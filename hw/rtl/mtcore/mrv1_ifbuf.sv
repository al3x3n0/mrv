==> flow/design.v <==
package xrv1_pkg;
    localparam XRV_ALU_OPS_NUM = 20;
    localparam XRV_ALU_OP_WIDTH = $clog2(XRV_ALU_OPS_NUM);
    typedef enum bit [XRV_ALU_OP_WIDTH-1:0] {
        XRV_ALU_XOR = 'd0,
        XRV_ALU_OR  = 'd1,
        XRV_ALU_AND = 'd2,
        XRV_ALU_ADD = 'd3,
        XRV_ALU_SUB = 'd4,
        XRV_ALU_SRA = 'd5,
        XRV_ALU_SRL = 'd6,
        XRV_ALU_SLL = 'd7,
        XRV_ALU_LTS = 'd8,
        XRV_ALU_LTU = 'd9,
        XRV_ALU_LES = 'd10,
        XRV_ALU_LEU = 'd11,
        XRV_ALU_GTS = 'd12,
        XRV_ALU_GTU = 'd13,
        XRV_ALU_GES = 'd14,
        XRV_ALU_GEU = 'd15,
        XRV_ALU_EQ  = 'd16,
        XRV_ALU_NE  = 'd17,
        XRV_ALU_SLTS  = 'd18,
        XRV_ALU_SLTU  = 'd19
    } xrv_alu_op_e;
    typedef enum bit [1:0] {
        XRV_MUL_MUL    = 2'b00,
        XRV_MUL_MULH   = 2'b01,
        XRV_MUL_MULHSU = 2'b10,
        XRV_MUL_MULHU  = 2'b11
    } xrv_mul_op_e;
    typedef enum bit [1:0] {
        XRV_DIV_DIVU  = 2'b00,
        XRV_DIV_DIV   = 2'b01,
        XRV_DIV_REMU  = 2'b10,
        XRV_DIV_REM   = 2'b11
    } xrv_div_op_e;
    typedef enum bit [1:0] {
        XRV_CSR_READ  = 2'b00,
        XRV_CSR_WRITE = 2'b01,
        XRV_CSR_SET   = 2'b10,
        XRV_CSR_CLR   = 2'b11
    } xrv_csr_op_e;
    typedef enum bit [1:0] {
        LS_B = 2'b00,
        LS_H = 2'b01,
        LS_W = 2'b10
    } xrv_ls_data_size_e;
    typedef enum bit [2:0] {
        XRV_VEC_MODE32 = 3'b000,
        XRV_VEC_MODE16 = 3'b001,
        XRV_VEC_MODE8  = 3'b010,
        XRV_VEC_MODE4  = 3'b011,
        XRV_VEC_MODE2  = 3'b100
    } xrv_vec_mode_e;
    typedef enum bit [4:0] {
        XRV_LUI       = 5'b01101,
        XRV_AUIPC     = 5'b00101,
        XRV_JAL       = 5'b11011,
        XRV_JALR      = 5'b11001,
        XRV_BRANCH    = 5'b11000,
        XRV_LOAD      = 5'b00000,
        XRV_LOAD_FP   = 5'b00001,
        XRV_STORE     = 5'b01000,
        XRV_STORE_FP  = 5'b01001,  
        XRV_ARITH_IMM = 5'b00100,
        XRV_ARITH     = 5'b01100,  
        XRV_FENCE     = 5'b00011,
        XRV_AMO       = 5'b01011,
        XRV_SYSTEM    = 5'b11100,
        XRV_VECTOR    = 5'b10101,
        XRV_CUSTOM    = 5'b11110
    } xrv_opcode_e;
    typedef enum logic [1:0] {
        XRV_SRC0_RS0 = 'd0,
        XRV_SRC0_RS1,
        XRV_SRC0_PC,
        XRV_SRC0_IMM
    } xrv_exe_src0_sel_e;
    typedef enum logic [1:0] {
        XRV_SRC1_RS0 = 'd0,
        XRV_SRC1_RS1,
        XRV_SRC1_IMM
    } xrv_exe_src1_sel_e;
    typedef enum logic [1:0] {
        XRV_IMM0_Z = 'd0,
        XRV_IMM0_ZERO
    } xrv_imm0_sel_e;
    typedef enum logic [1:0] {
        XRV_IMM1_I = 'd0,
        XRV_IMM1_S,
        XRV_IMM1_U
    } xrv_imm1_sel_e;
    typedef enum bit [11:0] {
        XRV_CSR_MTVEC = 12'h305
    } xrv_csr_e;
endpackage
module mrv1_ifbuf #(
    parameter PC_WIDTH_P            = 32,
    parameter NUM_THREADS_P         = 8,
    parameter IF_BUF_SIZE_P         = 3,
    parameter IF_BUF_ADDR_WIDTH_LP  = $clog2(IF_BUF_SIZE_P),
    parameter TID_WIDTH_LP          = $clog2(NUM_THREADS_P)
) (
    input  logic                            clk_i,
    input  logic                            rst_i,
    input  logic                            enqueue_i,
    input  logic                            dequeue_i,
    output logic                            empty_o,
    output logic                            full_o,
    input  logic                            fetch_data_vld_i,
    input  logic [31:0]                     fetch_data_i,
    input  logic [PC_WIDTH_P-1:0]           fetch_pc_i,
    input  logic [TID_WIDTH_LP-1:0]         fetch_tid_i,
    output logic                            fetch_data_vld_o,
    output logic [31:0]                     fetch_data_o,
    output logic [PC_WIDTH_P-1:0]           fetch_pc_o,
    output logic [TID_WIDTH_LP-1:0]         fetch_tid_o
);
    logic [IF_BUF_SIZE_P-1:0][31:0]                 ifq_insn_data_q;
    logic [IF_BUF_SIZE_P-1:0][PC_WIDTH_P-1:0]       ifq_insn_pc_q;
    logic [IF_BUF_SIZE_P-1:0][TID_WIDTH_LP-1:0]     ifq_insn_tid_q;
    logic [IF_BUF_SIZE_P-1:0]                       ifq_insn_vld_q;
    logic [IF_BUF_ADDR_WIDTH_LP:0]                  ifq_size_q;
    logic [IF_BUF_ADDR_WIDTH_LP:0]                  ifq_size_n_r;
    logic [IF_BUF_ADDR_WIDTH_LP-1:0]                ifq_w_ptr_q;
    logic [IF_BUF_ADDR_WIDTH_LP-1:0]                ifq_r_ptr_q;
    wire [IF_BUF_ADDR_WIDTH_LP:0] ifq_w_ptr_p1_w = ifq_w_ptr_q + 1'b1;
    wire [IF_BUF_ADDR_WIDTH_LP:0] ifq_r_ptr_p1_w = ifq_r_ptr_q + 1'b1;
    wire [IF_BUF_ADDR_WIDTH_LP-1:0] ifq_w_ptr_n_wrp_w = (ifq_w_ptr_p1_w == IF_BUF_SIZE_P ? '0 : IF_BUF_ADDR_WIDTH_LP'(ifq_w_ptr_p1_w));
    wire [IF_BUF_ADDR_WIDTH_LP-1:0] ifq_r_ptr_n_wrp_w = (ifq_r_ptr_p1_w == IF_BUF_SIZE_P ? '0 : IF_BUF_ADDR_WIDTH_LP'(ifq_r_ptr_p1_w));
    wire [IF_BUF_ADDR_WIDTH_LP-1:0] ifq_w_ptr_n_w = enqueue_i ? ifq_w_ptr_n_wrp_w : ifq_w_ptr_q;
    wire [IF_BUF_ADDR_WIDTH_LP-1:0] ifq_r_ptr_n_w = dequeue_i ? ifq_r_ptr_n_wrp_w : ifq_r_ptr_q;
    wire [31:0] fetch_data_0_w  = ifq_insn_data_q[ifq_r_ptr_q];
    wire [31:0] fetch_data_1_w  = ifq_insn_data_q[ifq_r_ptr_n_wrp_w];
    wire fetch_data_0_vld_w     = ifq_insn_vld_q[ifq_r_ptr_q];
    wire fetch_data_1_vld_w     = ifq_insn_vld_q[ifq_r_ptr_n_wrp_w];
    assign fetch_pc_o           = ifq_insn_pc_q[ifq_r_ptr_q];
    assign fetch_tid_o          = ifq_insn_tid_q[ifq_w_ptr_q];
    xrv1_ialigner ialigner_i (
        .i_data_0_i             (fetch_data_0_w),
        .i_data_0_vld_i         (fetch_data_0_vld_w),
        .i_data_1_i             (fetch_data_1_w),
        .i_data_1_vld_i         (fetch_data_1_vld_w),
        .unalgn_pc_i            (fetch_pc_o[1]),  
        .i_data_o               (fetch_data_o),
        .i_data_vld_o           (fetch_data_vld_o)
    );
    always_ff @(posedge clk_i) begin
        if (rst_i) begin
            ifq_size_q                          <= 'b0;
            ifq_w_ptr_q                         <= 'b0;
            ifq_r_ptr_q                         <= 'b0;
            ifq_insn_vld_q                      <= 'b0;
        end
        else begin
            if (dequeue_i) begin
                ifq_insn_vld_q[ifq_r_ptr_q]     <= 1'b0;
            end
            if (enqueue_i) begin
                ifq_insn_data_q[ifq_w_ptr_q]    <= fetch_data_i;
                ifq_insn_pc_q[ifq_w_ptr_q]      <= fetch_pc_i;
                ifq_insn_tid_q[ifq_w_ptr_q]     <= fetch_tid_i;
                ifq_insn_vld_q[ifq_w_ptr_q]     <= 1'b1;
            end
            ifq_size_q                          <= ifq_size_n_r;
            ifq_w_ptr_q                         <= ifq_w_ptr_n_w;
            ifq_r_ptr_q                         <= ifq_r_ptr_n_w;
        end
    end
    assign empty_o       = ifq_size_q == '0;
    assign full_o        = ifq_size_q == {IF_BUF_ADDR_WIDTH_LP+1}'(IF_BUF_SIZE_P);
endmodule
module xrv1_ialigner
(
    input logic [31:0]      i_data_0_i,
    input logic             i_data_0_vld_i,
    input logic [31:0]      i_data_1_i,
    input logic             i_data_1_vld_i,
    input logic             unalgn_pc_i,
    output logic [31:0]     i_data_o,
    output logic            i_data_vld_o
);
    always_comb begin
        if (unalgn_pc_i) begin
            i_data_o = { i_data_1_i[15:0], i_data_0_i[31:16] };
            if (i_data_0_i[17:16] == 2'b11)
                i_data_vld_o = i_data_0_vld_i & i_data_1_vld_i;
            else
                i_data_vld_o = i_data_0_vld_i;
        end
        else begin
            i_data_o = i_data_0_i;
            i_data_vld_o = i_data_0_vld_i;
        end
    end
endmodule
==> From RTL to reports: mrv1_ifbuf <==
The steps from the RTL of mrv1_ifbuf to its reports follow in flow order.
Lines are those of the file above, counted from 1.
Operators: Yosys type, input widths -> output width; for muxes data width and select width s.
Cell names lack the library's common part.
{ "setup": {"top_module": "mrv1_ifbuf", "clk_port": "clk_i", "cell_library": "sky130hd", "lib_corner": "tt_025C_1v80"} }

==> After elaboration <==
Yosys after proc, flatten, opt, wreduce and memory -nomap, before mapping. Enables and synchronous resets that opt folds into registers are not counted as muxes. Memory bits, and registers merged into a memory's read port (data or address), are not among the register bits. Print and check cells are not counted. Equal cells are merged and count once.
{ "op_classes": {"add_sub_neg": 6, "multipliers": 1, "equal": 4, "shifts": 14, "n_mux": 8, "logic": 16, "reduce_and_logical": 2} }
{ "ops": {"columns": ["cell", "count"], "rows": [
  ["$shift 32x33->96", 2],
  ["$shiftx 96x8->32", 2],
  ["$and 96x96->96", 2],
  ["$or 96x96->96", 2],
  ["$shift 32x33->96 const A", 1],
  ["$shiftx 96x8->16", 1],
  ["$not 96->96", 1],
  ["$shift 3x33->9", 1],
  ["$shift 3x33->9 const A", 1],
  ["$neg 4->33", 1],
  ["$neg 7->33", 1],
  ["$shiftx 9x32->3", 1],
  ["$mux 32", 1],
  ["$shift 1x3->3 const A", 3],
  ["$eq 3x2->1 const B", 3],
  ["$and 9x9->9", 1],
  ["$or 9x9->9", 1],
  ["$not 9->9", 1],
  ["$mux 3", 3],
  ["$mul 2x2->4 const B", 1],
  ["$add 2x1->3 const B", 2],
  ["$neg 2->3", 2],
  ["$shiftx 3x2->1", 2],
  ["$and 3x3->3", 2],
  ["$or 3x3->3", 2],
  ["$not 3->3", 2],
  ["$mux 2", 2],
  ["$logic_not 3->1", 1]
]} }
Not listed: further kinds 5, cells in them 6.
{ "word_totals": {"reg_bits": 211, "in_bits": 72, "out_inout_bits": 70} }

==> Longest topological paths <==
Yosys ltp: most cells in a row. Word level: on the elaborated netlist, between registers, memories and ports. Mapped: between sequential cells and ports; inverters and the memories' decode and read muxes count.
{ "depth": {"depth_word": 10, "ABC_AREA": 0, "ltp_mapped": 9, "mapped_depth_nobuf": 5} }

==> Mapped cells and area <==
Source: synth_stat.txt of the flow (Yosys; design flattened, memories mapped). It holds for the ABC_AREA given above (unset counts as 0); a run with the other value may have another netlist.
The area totals of this step are shown rounded.
{ "types": {"columns": ["cell_type", "count", "area_total_um2"], "rows": [
  ["edfxtp_1", 201, 6.04E+03],
  ["mux2i_1", 116, 1.16E+03],
  ["o21ai_0", 169, 845.811],
  ["nand2_1", 175, 656.88],
  ["a22o_1", 67, 586.813],
  ["inv_1", 137, 514.243],
  ["a2bb2oi_1", 32, 280.269],
  ["mux2_2", 18, 202.694],
  ["buf_2", 32, 160.154],
  ["dfxtp_1", 7, 140.134],
  ["clkbuf_1", 29, 108.854],
  ["buf_4", 8, 60.058],
  ["buf_6", 5, 56.304],
  ["ha_1", 4, 50.048],
  ["a21oi_1", 7, 35.034],
  ["nand2b_1", 4, 25.024],
  ["nor2b_1", 3, 18.768],
  ["nor3_4", 1, 16.266]
]} }
Other cell types: 12; their cells: 15.
{ "mapped": {"stdcells": 1030, "mapped_area_um2": 11100, "sequential_area_um2": 6180, "ff_cells": 208, "n_buf": 75} }
By module: a second synthesis without flattening, with its own total; a netlist apart from the flattened one above.
{ "hier_totals": {"hier_cells": 1273, "hier_area_um2": 11900} }
Rows give one instance, submodules left out.
{ "modules": {"columns": ["mod", "instances", "n_cells", "mod_area_um2", "mod_seq_area_um2"], "rows": [
  ["mrv1_ifbuf", 1, 1232, 11400, 6180],
  ["xrv1_ialigner", 1, 41, 526, 0.0]
]} }

==> Worst setup path after synthesis <==
OpenSTA on the mapped netlist: ideal clock, no wires. The path of least setup slack (recovery checks aside). Input and output delay are each 20% of the period. Register names are those of the netlist, which keeps one name where synthesis merged equal registers.
{ "synth_timing": {"path_type": "input port to flip-flop", "startpoint": "input rst_i", "endpoint": "register ifq_insn_data_q", "tclk_ns": 13.9, "setup_time_ns": 0.786, "launch_ns": 2.780, "arrival_ns": 11.753, "path_slack_ns": 1.361, "delay_ns": 9.759, "path_stages": 2, "period_less_setup_slack_ns": 12.539} }
"delay_ns" = arrival - input delay + setup time.
"path_stages" counts driving pins, that of a launching flip-flop among them; a cell with two outputs on the path counts twice.
"period_less_setup_slack_ns" is the clock period less the worst setup slack; recovery checks do not enter. This is arithmetic on one report: input and output delays are still those of the set period (20% each).
Where an end lacks its bit number, it is one bit of the signal, or one of the new flip-flops if synthesis recoded a state register.
The rows between start and end are the longest chain of elaborated cells between them; the timing report does not say that the signal goes this way. Where chains are equally long, one stands for them.
A line is the first line of the expression or statement that the cell stems from. Yosys adds cells for indexed reads and writes and turns some case tables into memories.
{ "synth_between": {"cell_sequence": "clkbuf_1 -> nor2b_1", "elab_chain_len": 2} }
{ "synth_lines": {"columns": ["item", "line", "rtl"], "rows": [
  ["start, declared", 106, "input  logic                            rst_i,"],
  ["$not 1->1", null, null],
  ["$reduce_and 2->1", null, null],
  ["end, assigned", 161, "ifq_insn_data_q[ifq_w_ptr_q]    <= fetch_data_i;"],
  ["end, declared", 120, "logic [IF_BUF_SIZE_P-1:0][31:0]                 ifq_insn_data_q;"]
]} }

==> Path in the finished layout <==
Path of least setup slack in the final report of record 1 (OpenROAD, finished layout, wires in). Where an end is a register, its clock arrival counts in the times.
{ "layout_timing": {"path_type": "flip-flop to output port", "startpoint": "register ifq_r_ptr_q[1]", "endpoint": "output fetch_data_o[21]", "tclk_ns": 7.92, "out_delay_ns": 1.58, "launch_ns": 0.51, "arrival_ns": 3.80, "path_slack_ns": 2.53, "path_stages": 6} }
The rows between start and end are the longest chain of elaborated cells between them; the timing report does not say that the signal goes this way. Where chains are equally long, one stands for them.
{ "layout_between": {"cell_sequence": "dfxtp_4 -> nor2b_4 -> a2bb2oi_4 -> inv_6 -> mux2i_1 -> clkdlybuf4s50_1", "elab_chain_len": 5} }
{ "layout_lines": {"columns": ["item", "line", "rtl"], "rows": [
  ["start, declared", 127, "logic [IF_BUF_ADDR_WIDTH_LP-1:0]                ifq_r_ptr_q;"],
  ["start, assigned", 153, "ifq_r_ptr_q                         <= 'b0;"],
  ["start, assigned", 168, "ifq_r_ptr_q                         <= ifq_r_ptr_n_w;"],
  ["$add 2x1->3", 129, "wire [IF_BUF_ADDR_WIDTH_LP:0] ifq_r_ptr_p1_w = ifq_r_ptr_q + 1'b1;"],
  ["$eq 3x2->1", 131, "wire [IF_BUF_ADDR_WIDTH_LP-1:0] ifq_r_ptr_n_wrp_w = (ifq_r_ptr_p1_w == IF_BUF_SIZE_P ? '0 : IF_BUF_ADDR_WIDTH_ ..."],
  ["$mux 2", 131, null],
  ["$shiftx 96x8->16", 135, "wire [31:0] fetch_data_1_w  = ifq_insn_data_q[ifq_r_ptr_n_wrp_w];"],
  ["$mux 32", 185, "if (unalgn_pc_i) begin"],
  ["end, declared", 116, "output logic [31:0]                     fetch_data_o,"]
]} }

FLOW RESULTS
============

Below are 2 stored runs of the flow (Yosys, OpenROAD; platform sky130hd) on mrv1_ifbuf, each with its settings and what was measured, unordered. Constraints: input delay and output delay 20% of the set period each, output load 0.01 pF.
"worst_setup_path_time_ns" = time allowed to the worst setup path (clock period - input delay - output delay, where it has them) - its slack; a late launch clock adds to it, a late capture clock takes from it.
Measured values are rounded.
[
  {
    "run": "record 1",
    "settings": { "period_ns": 7.92, "CORE_UTILIZATION": 50, "PLACE_DENSITY_LB_ADDON": 0.06, "CORE_ASPECT_RATIO": 0.68, "CORE_MARGIN": 6, "CELL_PAD_IN_SITES_GLOBAL_PLACEMENT": 1, "CTS_CLUSTER_SIZE": 14, "MIN_ROUTING_LAYER": "met1", "CAP_MARGIN": 20, "SLEW_MARGIN": 20 },
    "results": { "synthesis_area_um2": 11100, "design.die.area_um2": 25900, "cell_area_final_um2": 13200, "timing.setup.ws_ns": 2.53, "tns_setup_ns": 0.000, "hold_worst_slack_ns": 0.495, "worst_setup_path_time_ns": 3.80, "worst_path_kind": "flip-flop to output port" }
  },
  {
    "run": "record 2",
    "settings": { "period_ns": 12.6, "SETUP_SLACK_MARGIN": 1.29, "CAP_MARGIN": 20, "CORE_MARGIN": 2, "CORE_UTILIZATION": 40, "SLEW_MARGIN": 20 },
    "results": { "synthesis_area_um2": 11100, "design.die.area_um2": 29000, "cell_area_final_um2": 13400, "timing.setup.ws_ns": 6.49, "tns_setup_ns": 0.000, "hold_worst_slack_ns": 0.481, "worst_setup_path_time_ns": 3.59, "worst_path_kind": "flip-flop to output port" }
  }
]
