==> flow/design.v <==
package xrv1_pkg;
    localparam XRV_ALU_OPS_NUM = 20;
    localparam XRV_ALU_OP_WIDTH = $clog2(XRV_ALU_OPS_NUM);
    typedef enum bit [XRV_ALU_OP_WIDTH-1:0] {
        XRV_ALU_XOR = 'd0,
        XRV_ALU_OR  = 'd1,
        XRV_ALU_AND = 'd2,
        XRV_ALU_ADD = 'd3,
        XRV_ALU_SUB = 'd4,
        XRV_ALU_SRA = 'd5,
        XRV_ALU_SRL = 'd6,
        XRV_ALU_SLL = 'd7,
        XRV_ALU_LTS = 'd8,
        XRV_ALU_LTU = 'd9,
        XRV_ALU_LES = 'd10,
        XRV_ALU_LEU = 'd11,
        XRV_ALU_GTS = 'd12,
        XRV_ALU_GTU = 'd13,
        XRV_ALU_GES = 'd14,
        XRV_ALU_GEU = 'd15,
        XRV_ALU_EQ  = 'd16,
        XRV_ALU_NE  = 'd17,
        XRV_ALU_SLTS  = 'd18,
        XRV_ALU_SLTU  = 'd19
    } xrv_alu_op_e;
    typedef enum bit [1:0] {
        XRV_MUL_MUL    = 2'b00,
        XRV_MUL_MULH   = 2'b01,
        XRV_MUL_MULHSU = 2'b10,
        XRV_MUL_MULHU  = 2'b11
    } xrv_mul_op_e;
    typedef enum bit [1:0] {
        XRV_DIV_DIVU  = 2'b00,
        XRV_DIV_DIV   = 2'b01,
        XRV_DIV_REMU  = 2'b10,
        XRV_DIV_REM   = 2'b11
    } xrv_div_op_e;
    typedef enum bit [1:0] {
        XRV_CSR_READ  = 2'b00,
        XRV_CSR_WRITE = 2'b01,
        XRV_CSR_SET   = 2'b10,
        XRV_CSR_CLR   = 2'b11
    } xrv_csr_op_e;
    typedef enum bit [1:0] {
        LS_B = 2'b00,
        LS_H = 2'b01,
        LS_W = 2'b10
    } xrv_ls_data_size_e;
    typedef enum bit [2:0] {
        XRV_VEC_MODE32 = 3'b000,
        XRV_VEC_MODE16 = 3'b001,
        XRV_VEC_MODE8  = 3'b010,
        XRV_VEC_MODE4  = 3'b011,
        XRV_VEC_MODE2  = 3'b100
    } xrv_vec_mode_e;
    typedef enum bit [4:0] {
        XRV_LUI       = 5'b01101,
        XRV_AUIPC     = 5'b00101,
        XRV_JAL       = 5'b11011,
        XRV_JALR      = 5'b11001,
        XRV_BRANCH    = 5'b11000,
        XRV_LOAD      = 5'b00000,
        XRV_LOAD_FP   = 5'b00001,
        XRV_STORE     = 5'b01000,
        XRV_STORE_FP  = 5'b01001,  
        XRV_ARITH_IMM = 5'b00100,
        XRV_ARITH     = 5'b01100,  
        XRV_FENCE     = 5'b00011,
        XRV_AMO       = 5'b01011,
        XRV_SYSTEM    = 5'b11100,
        XRV_VECTOR    = 5'b10101,
        XRV_CUSTOM    = 5'b11110
    } xrv_opcode_e;
    typedef enum logic [1:0] {
        XRV_SRC0_RS0 = 'd0,
        XRV_SRC0_RS1,
        XRV_SRC0_PC,
        XRV_SRC0_IMM
    } xrv_exe_src0_sel_e;
    typedef enum logic [1:0] {
        XRV_SRC1_RS0 = 'd0,
        XRV_SRC1_RS1,
        XRV_SRC1_IMM
    } xrv_exe_src1_sel_e;
    typedef enum logic [1:0] {
        XRV_IMM0_Z = 'd0,
        XRV_IMM0_ZERO
    } xrv_imm0_sel_e;
    typedef enum logic [1:0] {
        XRV_IMM1_I = 'd0,
        XRV_IMM1_S,
        XRV_IMM1_U
    } xrv_imm1_sel_e;
    typedef enum bit [11:0] {
        XRV_CSR_MTVEC = 12'h305
    } xrv_csr_e;
endpackage
module xrv1_rf
#(
    parameter DATA_WIDTH_P = 32,
    parameter rf_addr_width_p = 5,
    parameter rf_size_lp = (1 << rf_addr_width_p)
) (
    input logic                             clk_i,
    input logic                             rst_i,
    input logic [rf_addr_width_p-1:0]       rs0_addr_i,
    output logic [DATA_WIDTH_P-1:0]         rs0_data_o,
    input logic [rf_addr_width_p-1:0]       rs1_addr_i,
    output logic [DATA_WIDTH_P-1:0]         rs1_data_o,
    input logic                             rd_w_en_i,
    input logic [rf_addr_width_p-1:0]       rd_addr_i,
    input logic [DATA_WIDTH_P-1:0]          rd_data_i
);
    logic [rf_size_lp-1:0][DATA_WIDTH_P-1:0] rf_mem;
    assign rs0_data_o = rs0_addr_i == 'b0 ? 'b0 : rf_mem[rs0_addr_i];
    assign rs1_data_o = rs1_addr_i == 'b0 ? 'b0 : rf_mem[rs1_addr_i];
    always_ff @(posedge clk_i) begin
        if (rd_w_en_i)
            rf_mem[rd_addr_i] <= rd_data_i;
    end
    function [DATA_WIDTH_P - 1:0] read_reg;
        input integer reg_addr;
        read_reg = rf_mem[reg_addr];
    endfunction
endmodule
Reports on xrv1_rf

The steps from the RTL of xrv1_rf to its reports follow in flow order.
Lines are those of the file above, counted from 1.
Cell names lack the library's common part.
The mark - stands for no value.

Top module: xrv1_rf
Clock input: clk_i
Cell library: sky130hd
Corner: tt_025C_1v80

Word level

Source: Yosys, flattened and elaborated, memories not mapped. Widths are those after wreduce; folded enables and synchronous resets count as part of the registers. Registers that Yosys merges into a memory's read port (data or address) are not register bits. Print and check cells do not count. Equal cells are merged and count once.

Register bits: 1024
Input bits: 50
Output and inout bits: 64
Elaborated cells: 13

Add/subtract/negate cells: 1
Shift-type cells: 4
Muxes and demuxes: 2
Bitwise logic cells: 3
Reductions and logical operators: 2

Operators with widths:

| operator                                                                    | number |
| 1024-bit by 11-bit variable part select with 32-bit output                  | 2 |
| 1024-bit bitwise AND                                                        | 1 |
| 1024-bit bitwise OR                                                         | 1 |
| 1024-bit NOT                                                                | 1 |
| 32-bit by 33-bit variable shift with 1024-bit output                        | 1 |
| 32-bit by 33-bit variable shift with 1024-bit output (first input constant) | 1 |
| 32-bit 2-to-1 mux                                                           | 2 |
| 10-bit negator with 33-bit output                                           | 1 |
| 5-bit logical NOT                                                           | 2 |

Longest topological paths

Depth = most cells in a row (Yosys ltp): at word level without a register or memory, in the mapped netlist without a sequential cell, where the memories' decode and read muxes count.

Depth in word-level cells: 5
ABC_AREA: 0
Gate-level depth with buffers: 10
Depth with buffers taken out: 8

Synthesis result

Yosys stat after the flow's synthesis: flattened, memories mapped to cells. It holds for the ABC_AREA given above (unset counts as 0); a run with the other value may have another netlist.
The area totals of this step are shown rounded.

Mapped cells: 3552
Cell area after synthesis: 0.0603 mm^2
Sequential area: 0.0307 mm^2
Flip-flops: 1024
Buffers: 394

Cell types:

| type      | number | total area (um^2) |
| edfxtp_1  | 1024   | 3.07E+04 |
| mux4_2    | 512    | 1.15E+04 |
| mux2_2    | 966    | 1.09E+04 |
| mux2i_1   | 97     | 970.931 |
| mux2_4    | 60     | 900.864 |
| buf_2     | 132    | 660.634 |
| clkbuf_1  | 176    | 660.634 |
| a211oi_1  | 59     | 442.925 |
| nor2b_1   | 68     | 425.408 |
| a221oi_1  | 47     | 411.645 |
| mux2_1    | 36     | 405.389 |
| buf_4     | 53     | 397.882 |
| a21oi_1   | 65     | 325.312 |
| a2111oi_0 | 27     | 236.477 |
| nor2_1    | 60     | 225.216 |
| buf_6     | 19     | 213.955 |
| a211o_1   | 17     | 148.893 |
| a22oi_1   | 17     | 127.622 |

Other cell types: 24; their cells: 117.

Path before layout

Source: OpenSTA report_checks on the synthesized netlist (no wires, ideal clock, input and output delay 20% of the period each), path of least setup slack; recovery checks are left aside. Register names are those of the netlist, which keeps one name where synthesis merged equal registers.

Path kind: in2out
Start: input port rs1_addr_i[0]
End: output port rs1_data_o[20]
Period: 3.66 ns
External input delay: 0.732 ns
Output delay: 0.732 ns
Launch time at the first pin: 0.732 ns
Arrival time: 2.488 ns
Required time: 2.928 ns
Slack: 0.440 ns
Path delay: 1.756 ns
Stages on the path: 9
Path buffers: 4
Period reached after synthesis: 3.22 ns

"path delay" = arrival - input delay + setup time.
A path that ends at an output port has no setup time.
"stages on the path": output pins that drive a net of the path, with the launching flip-flop's if there is one; two outputs of one cell count as two.
"period reached after synthesis" is the clock period less the worst setup slack; recovery checks do not enter. This is arithmetic on one report: input and output delays are still those of the set period (20% each).
The rows between start and end are the longest chain of elaborated cells between them; the timing report does not say that the signal goes this way. Where chains are equally long, one stands for them.
Each line given opens the expression or statement behind the cell; cells for indexed reads and writes are added by Yosys, which also makes memories of some case tables.

Cell sequence: buf_4 buf_6 buf_6 buf_4 nor2_2 a22oi_1 nand2_1 a21oi_1 a2111oi_0
Cells in the longest elaborated chain: 2

Ends and longest elaborated chain, after synthesis:

| what                                                       | RTL line | RTL |
| start, declared                                            | 108      | `input logic [rf_addr_width_p-1:0]       rs1_addr_i,` |
| 1024-bit by 11-bit variable part select with 32-bit output | 116      | `assign rs1_data_o = rs1_addr_i == 'b0 ? 'b0 : rf_mem[rs1_addr_i];` |
| 32-bit 2-to-1 mux                                          | 116      |  |
| end, declared                                              | 109      | `output logic [DATA_WIDTH_P-1:0]         rs1_data_o,` |

Path in the finished layout

Path of least setup slack in the final report of entry A (OpenROAD, finished layout, wires in). Where an end is a register, its clock arrival counts in the times.

Path kind: in2out
Start: input port rs0_addr_i[0]
End: output port rs0_data_o[15]
Period: 2.79 ns
External input delay: 0.56 ns
Output delay: 0.56 ns
Launch time at the first pin: 0.56 ns
Arrival time: 2.78 ns
Required time: 2.23 ns
Slack: -0.55 ns
Stages on the path: 7
Path buffers: 4

The rows between start and end are the longest chain of elaborated cells between them; the timing report does not say that the signal goes this way. Where chains are equally long, one stands for them.

Cell sequence: buf_6 buf_12 clkbuf_2 mux2_2 a21oi_1 a2111oi_4 dlygate4sd2_1
Cells in the longest elaborated chain: 2

Ends and longest elaborated chain, post-layout:

| what                                                       | RTL line | RTL |
| start, declared                                            | 106      | `input logic [rf_addr_width_p-1:0]       rs0_addr_i,` |
| 1024-bit by 11-bit variable part select with 32-bit output | 115      | `assign rs0_data_o = rs0_addr_i == 'b0 ? 'b0 : rf_mem[rs0_addr_i];` |
| 32-bit 2-to-1 mux                                          | 115      |  |
| end, declared                                              | 107      | `output logic [DATA_WIDTH_P-1:0]         rs0_data_o,` |

Below are 2 stored runs of the flow (Yosys, OpenROAD; platform sky130hd) on xrv1_rf, each with its settings and what was measured, unordered. Constraints: input delay and output delay 20% of the set period each, output load 0.01 pF.
"achieved period" is the run's clock period less its worst setup slack. It is reckoned from that one timing run; input and output delays stay at 20% of the period that was set.
Results are given in rounded form.
A setting shown as . is not set for that run.

| setting or result                       | entry A | entry B |
| period_ns                               | 2.79    | 4.88    |
| CORE_UTILIZATION                        | 33      | 51      |
| PLACE_DENSITY_LB_ADDON                  | 0.08    | .       |
| CORE_ASPECT_RATIO                       | 0.71    | 1.84    |
| GPL_TIMING_DRIVEN                       | 0       | 0       |
| GPL_ROUTABILITY_DRIVEN                  | 1       | 0       |
| MIN_ROUTING_LAYER                       | met1    | met1    |
| CAP_MARGIN                              | 20      | 40      |
| CORE_MARGIN                             | 2       | 8       |
| SLEW_MARGIN                             | 20      | 20      |
| SETUP_SLACK_MARGIN                      | .       | 0.85    |
| PLACE_DENSITY                           | .       | 0.83    |
| CTS_CLUSTER_DIAMETER                    | .       | 252     |
| mapped cell area after synthesis (mm^2) | 0.0603  | 0.0603  |
| die footprint (mm^2)                    | 0.186   | 0.13    |
| standard-cell area after routing (mm^2) | 0.075   | 0.0726  |
| setup slack of the critical path (ns)   | -0.545  | 0.626   |
| setup total negative slack (ns)         | -23.6   | 0.000   |
| post-route worst hold slack (ns)        | 0.216   | 0.590   |
| achieved period (ns)                    | 3.335   | 4.254   |
